==> flow/design.v <==
`timescale 1ns/1ps
module Content_Addressable_Memory(clk, wen, ren, din, addr, dout, hit);
input clk;
input wen, ren;
input [7:0] din;
input [3:0] addr;
output [3:0] dout;
output hit;
parameter n = 16, m = 8;
reg [m-1:0] CAM [n-1:0];
reg [n-1:0] compare;
reg[3:0]dout;
reg hit;
wire matchreg;
wire match;
wire [3:0]prioaddressreg;
wire [3:0] prioaddress;
assign prioaddress = prioaddressreg;
assign match = matchreg;
always @(posedge clk) begin
    dout <= 4'b0;
    hit <= 1'b0;
if (ren == 1'b1) begin  
    if(match) begin
        dout <= prioaddress;
        hit <= 1'b1;
    end
    else begin
        dout <= 4'b0;
        hit <= 1'b0;
    end
end
else begin
    if(wen == 1'b1) begin  
        CAM[addr] <= din;
        dout <= 4'b0;
        hit <= 1'b0;
    end
    else begin  
        dout <= 4'b0;
        hit <= 1'b0;  
            end
        end
    end
always @(*)begin
    if (din == CAM[0])begin
        compare[0] = 1'b1;
    end
    else begin
        compare[0] = 1'b0;
    end
    if (din == CAM[1])begin
        compare[1] = 1'b1;
    end
    else begin
        compare[1] = 1'b0;
    end
    if (din == CAM[2])begin
        compare[2] = 1'b1;
    end
    else begin
        compare[2] = 1'b0;
    end
    if (din == CAM[3])begin
        compare[3] = 1'b1;
    end
    else begin
        compare[3] = 1'b0;
    end
    if (din == CAM[4])begin
        compare[4] = 1'b1;
    end
    else begin
        compare[4] = 1'b0;
    end
    if (din == CAM[5])begin
        compare[5] = 1'b1;
    end
    else begin
        compare[5] = 1'b0;
    end
    if (din == CAM[6])begin
        compare[6] = 1'b1;
    end
    else begin
        compare[6] = 1'b0;
    end
    if (din == CAM[7])begin
        compare[7] = 1'b1;
    end
    else begin
        compare[7] = 1'b0;
    end
    if (din == CAM[8])begin
        compare[8] = 1'b1;
    end
    else begin
        compare[8] = 1'b0;
    end
    if (din == CAM[9])begin
        compare[9] = 1'b1;
    end
    else begin
        compare[9] = 1'b0;
    end
    if (din == CAM[10])begin
        compare[10] = 1'b1;
    end
    else begin
        compare[10] = 1'b0;
    end
    if (din == CAM[11])begin
        compare[11] = 1'b1;
    end
    else begin
        compare[11] = 1'b0;
    end
    if (din == CAM[12])begin
        compare[12] = 1'b1;
    end
    else begin
        compare[12] = 1'b0;
    end
    if (din == CAM[13])begin
        compare[13] = 1'b1;
    end
    else begin
        compare[13] = 1'b0;
    end
    if (din == CAM[14])begin
        compare[14] = 1'b1;
    end
    else begin
        compare[14] = 1'b0;
    end
    if (din == CAM[15])begin
        compare[15] = 1'b1;
    end
    else begin
        compare[15] = 1'b0;
    end
end
PriorityEncoder AddrOut(
    .out(prioaddressreg),
    .in(compare),
    .matching(matchreg)
);
endmodule
module PriorityEncoder(in, out, matching);
parameter n = 16;
input [n-1:0] in;
output reg [3:0] out;
output reg matching;
always @(*)begin
    matching = 1'b1;
    if(in[0] == 1'b1) out = 4'b0000 ;
    else if(in[1] == 1'b1) out = 4'b0001;
    else if(in[2] == 1'b1) out = 4'b0010;
    else if(in[3] == 1'b1) out = 4'b0011;
    else if(in[4] == 1'b1) out = 4'b0100;
    else if(in[5] == 1'b1) out = 4'b0101;
    else if(in[6] == 1'b1) out = 4'b0110;
    else if(in[7] == 1'b1) out = 4'b0111;
    else if(in[8] == 1'b1) out = 4'b1000;
    else if(in[9] == 1'b1) out = 4'b1001;
    else if(in[10] == 1'b1) out = 4'b1010;
    else if(in[11] == 1'b1) out = 4'b1011;
    else if(in[12] == 1'b1) out = 4'b1100;
    else if(in[13] == 1'b1) out = 4'b1101;
    else if(in[14] == 1'b1) out = 4'b1110;
    else if(in[15] == 1'b1) out = 4'b1111;
    else begin
    out = 4'bxxxx;
    matching = 1'b0;
    end
end
endmodule
# ---- Tool chain data of Content_Addressable_Memory
# The steps from the RTL of Content_Addressable_Memory to its reports follow in flow order.
# Lines are those of the file above, counted from 1.
# Library cell names are shortened.
# A cell with n/a has no value.
dict set report design {
  top_module {Content_Addressable_Memory}
  clock {clk}
  library {sky130hd}
  pvt_corner {tt_025C_1v80}
}

# ---- After elaboration
# Source: Yosys, flattened and elaborated, memories not mapped. Widths are those after wreduce. Registers that Yosys merges into a memory's read port (data or address) are not register bits. Print and check cells do not count. Equal cells are merged and count once.
# Memory sizes are those after Yosys's memory passes, which may raise the word count (mostly to a power of two), join words into wider ones and drop unused or constant bits.
dict set report bits {
  output_inout_bits 5
  input_bits 15
  reg_bits 5
  memories 1
  mem_bits_rw 128
  elab_cells 82
}
# memory size width line
set mem_list {}
lappend mem_list {CAM 16 8 10} ;# reg [m-1:0] CAM [n-1:0];
dict set report op_classes {
  bitwise 1
  reduce_and_logical 5
  mux 54
  eq_ne 16
}
# op count
set op_table {}
lappend op_table {{== test 8 bit} 16}
lappend op_table {{2-to-1 mux 4 bit} 10}
lappend op_table {{2-to-1 mux 1 bit} 36}
lappend op_table {{2-to-1 mux 8 bit} 2}
lappend op_table {{2-to-1 mux 3 bit} 4}
lappend op_table {{OR reduction 9 bit} 1}
lappend op_table {{OR reduction 5 bit} 1}
lappend op_table {{2-to-1 mux 2 bit} 2}
lappend op_table {{OR reduction 3 bit} 1}
lappend op_table {{AND reduction 2 bit} 1}
lappend op_table {{OR reduction 2 bit} 1}
lappend op_table {{inverter 1 bit} 1}

# ---- Logic depth
# Depth = most cells in a row (Yosys ltp): at word level without a register or memory, in the mapped netlist without a sequential cell, where the memories' decode and read muxes count.
dict set report logic_depth {
  word_depth 21
  abc_area 0
  mapped_depth 9
  depth_no_buf 7
}

# ---- After synthesis
# Yosys stat after the flow's synthesis: flattened, memories mapped to cells. It holds for the ABC_AREA given above (unset counts as 0); a run with the other value may have another netlist.
# cell_type count type_area_um2
set types {}
lappend types {edfxtp_1 128 3.84E+03}
lappend types {xnor2_1 119 1042.25}
lappend types {nand4_1 25 156.4}
lappend types {buf_6 13 146.39}
lappend types {dfxtp_1 5 100.096}
lappend types {nor2_1 26 97.594}
lappend types {nand4_2 6 75.072}
lappend types {xor2_1 8 70.067}
lappend types {nor4_2 5 62.56}
lappend types {nor2_2 8 50.048}
lappend types {nor2_4 4 45.043}
lappend types {buf_12 2 40.038}
lappend types {nor3_1 6 30.029}
lappend types {nand2_1 7 26.275}
lappend types {nor4_4 1 21.27}
lappend types {a41oi_2 1 16.266}
lappend types {xnor2_2 1 16.266}
lappend types {buf_8 1 15.014}
# Other cell types: 11; their cells: 16.
dict set report mapped {
  buffers 16
  seqArea_mm2 0.0039438
  cell_count 382
  synth_area_mm2 0.0059607
  ffs 133
}
# By module: a second synthesis without flattening, with its own total; a netlist apart from the flattened one above.
dict set report hier_totals {
  hier_cells 381
  hier_area_mm2 0.0058419
}
# Rows give one instance, submodules left out.
# module seq_area_mm2 mod_area_mm2 n_inst n_cells
set by_module {}
lappend by_module {Content_Addressable_Memory 0.0039438 0.0056729 1 354}
lappend by_module {PriorityEncoder 0 0.0001689 1 27}

# ---- Worst setup path after synthesis
# Source: OpenSTA report_checks on the synthesized netlist (no wires, ideal clock, input and output delay 20% of the period each), path of least setup slack; recovery checks are left aside. Register names are those of the netlist, which keeps one name where synthesis merged equal registers.
dict set report synth_timing {
  path_type {input -> register}
  startpoint {in ren}
  endpoint {mem CAM[0][0]}
  delay_ns 1.505
  setup_slack_ns 0.734
  n_path_buf 0
  period_ns 2.8
  setup_time_ns 0.383
  arrival_ns 1.682
  in_delay_ns 0.560
  required_time_ns 2.417
  t_first_pin_ns 0.560
  stages 4
  period_less_setup_slack_ns 2.066
}
# "delay_ns" = arrival - input delay + setup time.
# "stages": output pins that drive a net of the path, with the launching flip-flop's if there is one; two outputs of one cell count as two.
# "period_less_setup_slack_ns" = period - worst setup slack (recovery checks aside). The figure is calculated, with input and output delays left at 20% of the set period.
# The rows between start and end are the longest chain of elaborated cells between them; the timing report does not say that the signal goes this way. Where chains are equally long, one stands for them.
# A line is the first line of the expression or statement that the cell stems from. Yosys adds cells for indexed reads and writes and turns some case tables into memories.
# The path ends at the enable pin of a flip-flop; only ways to that pin are counted.
dict set report synth_via {
  cell_sequence {inv_1 nand2_1 or3_1 nor3_1}
  elab_chain_cells 1
  cone_cells 2
  cone_lines 1
  classes_between {mux: 2}
}
# element line
set synth_rtl {}
lappend synth_rtl {{start, declared} 4} ;# input wen, ren;
lappend synth_rtl {{2-to-1 mux 4 bit} 23} ;# if (ren == 1'b1) begin
lappend synth_rtl {{end, declared} 10} ;# reg [m-1:0] CAM [n-1:0];

# ---- Path in the finished layout
# Path of least setup slack in the final report of run 1 (OpenROAD, finished layout, wires in). Where an end is a register, its clock arrival counts in the times.
dict set report layout_timing {
  path_type {input -> register}
  startpoint {in din[0]}
  endpoint {reg dout[1]}
  setup_time_ns 0.12
  arrival_ns 2.65
  required_time_ns 3.88
  stages 9
  t_first_pin_ns 0.72
  in_delay_ns 0.72
  n_path_buf 2
  period_ns 3.59
  setup_slack_ns 1.23
}
# The rows between start and end are the longest chain of elaborated cells between them; the timing report does not say that the signal goes this way. Where chains are equally long, one stands for them.
# A register here has more assigning lines than the two given.
dict set report layout_via {
  cell_sequence {buf_2 buf_12 xnor2_1 nand4_1 nor2_2 nor2_1 o31a_1 o31ai_1 a21oi_2}
  elab_chain_cells 21
  cone_cells 65
  cone_lines 32
  classes_between {eq/ne: 16; mux: 46; logic: 1; reduce/logical: 2}
}
# element line
set layout_rtl {}
lappend layout_rtl {{start, declared} 5} ;# input [7:0] din;
lappend layout_rtl {{== test 8 bit} 136} ;# if (din == CAM[15])begin
lappend layout_rtl {{2-to-1 mux 1 bit} 136}
lappend layout_rtl {{2-to-1 mux 1 bit} 171} ;# else if(in[15] == 1'b1) out = 4'b1111;
lappend layout_rtl {{2-to-1 mux 1 bit} 170} ;# else if(in[14] == 1'b1) out = 4'b1110;
lappend layout_rtl {{2-to-1 mux 1 bit} 169} ;# else if(in[13] == 1'b1) out = 4'b1101;
lappend layout_rtl {{2-to-1 mux 1 bit} 168} ;# else if(in[12] == 1'b1) out = 4'b1100;
lappend layout_rtl {{2-to-1 mux 1 bit} 167} ;# else if(in[11] == 1'b1) out = 4'b1011;
lappend layout_rtl {{(+7 left out)} n/a}
lappend layout_rtl {{2-to-1 mux 1 bit} 159} ;# else if(in[3] == 1'b1) out = 4'b0011;
lappend layout_rtl {{2-to-1 mux 1 bit} 158} ;# else if(in[2] == 1'b1) out = 4'b0010;
lappend layout_rtl {{2-to-1 mux 1 bit} 157} ;# else if(in[1] == 1'b1) out = 4'b0001;
lappend layout_rtl {{2-to-1 mux 1 bit} 156} ;# if(in[0] == 1'b1) out = 4'b0000 ;
lappend layout_rtl {{AND reduction 2 bit} n/a}
lappend layout_rtl {{inverter 1 bit} n/a}
lappend layout_rtl {{OR reduction 3 bit} n/a}
lappend layout_rtl {{end, assigned} 25} ;# dout <= prioaddress;
lappend layout_rtl {{end, assigned} 40} ;# dout <= 4'b0;
lappend layout_rtl {{end, declared} 7} ;# output [3:0] dout;

Memo
Re: implementation data of Content_Addressable_Memory

Below are 2 stored runs of the flow (Yosys, OpenROAD; platform sky130hd) on Content_Addressable_Memory, each with its settings and what was measured, unordered. Constraints: input delay and output delay 20% of the set period each, output load 0.01 pF.

[flow] run 1: files
==> flow/run.sh <==
#!/bin/bash
# the make line also repeats the synthesis and layout settings of config.mk as NAME=value (left out here)
make -C /OpenROAD-flow-scripts/flow DESIGN_CONFIG=/design/flow/config.mk WORK_HOME=/design/flow/orfs CLKGATE_MAP_FILE= finish
==> flow/config.mk <==
export PLATFORM = sky130hd
export DESIGN_NAME = Content_Addressable_Memory
export DESIGN_NICKNAME = Content_Addressable_Memory
export VERILOG_FILES = /design/flow/design.v
export SDC_FILE = /design/flow/constraint.sdc
export NUM_CORES = 4
export LEC_CHECK = 0
export CAP_MARGIN = 20
export CORE_MARGIN = 2
export CORE_UTILIZATION = 17
export MIN_ROUTING_LAYER = met1
export PLACE_DENSITY_LB_ADDON = 0.24
export SETUP_SLACK_MARGIN = 0.78
export SLEW_MARGIN = 0
==> flow/constraint.sdc <==
create_clock -name core_clock -period 3.59 [get_ports {clk}]
set_input_delay 0.7180 -clock core_clock [delete_from_list [all_inputs] [get_ports {clk}]]
set_output_delay 0.7180 -clock core_clock [all_outputs]
set_load 0.01 [all_outputs]

[flow] run 1: metrics
[metrics] final_setup_tns_ns = 0.000
[metrics] util_pct = 21.0
[metrics] layout_stdcell_area_mm2 = 0.0072469
[metrics] synthArea_mm2 = 0.0059607
[metrics] fin_ws_ns = 1.230
[metrics] die_footprint_mm2 = 0.0365766

[flow] run 2: files
==> flow/run.sh <==
#!/bin/bash
# the make line also repeats the synthesis and layout settings of config.mk as NAME=value (left out here)
make -C /OpenROAD-flow-scripts/flow DESIGN_CONFIG=/design/flow/config.mk WORK_HOME=/design/flow/orfs CLKGATE_MAP_FILE= finish
==> flow/config.mk <==
export PLATFORM = sky130hd
export DESIGN_NAME = Content_Addressable_Memory
export DESIGN_NICKNAME = Content_Addressable_Memory
export VERILOG_FILES = /design/flow/design.v
export SDC_FILE = /design/flow/constraint.sdc
export NUM_CORES = 4
export LEC_CHECK = 0
export ABC_AREA = 1
export CAP_MARGIN = 20
export CELL_PAD_IN_SITES_DETAIL_PLACEMENT = 1
export CORE_ASPECT_RATIO = 0.86
export CORE_MARGIN = 9
export CORE_UTILIZATION = 59
export CTS_CLUSTER_DIAMETER = 390
export HOLD_SLACK_MARGIN = 0.13
export MAX_ROUTING_LAYER = met5
export MIN_ROUTING_LAYER = met2
export SETUP_SLACK_MARGIN = -0.13
export SLEW_MARGIN = 40
==> flow/constraint.sdc <==
create_clock -name core_clock -period 2.06 [get_ports {clk}]
set_input_delay 0.4120 -clock core_clock [delete_from_list [all_inputs] [get_ports {clk}]]
set_output_delay 0.4120 -clock core_clock [all_outputs]
set_load 0.01 [all_outputs]

[flow] run 2: no results, clock tree synthesis failed with DPL-0033
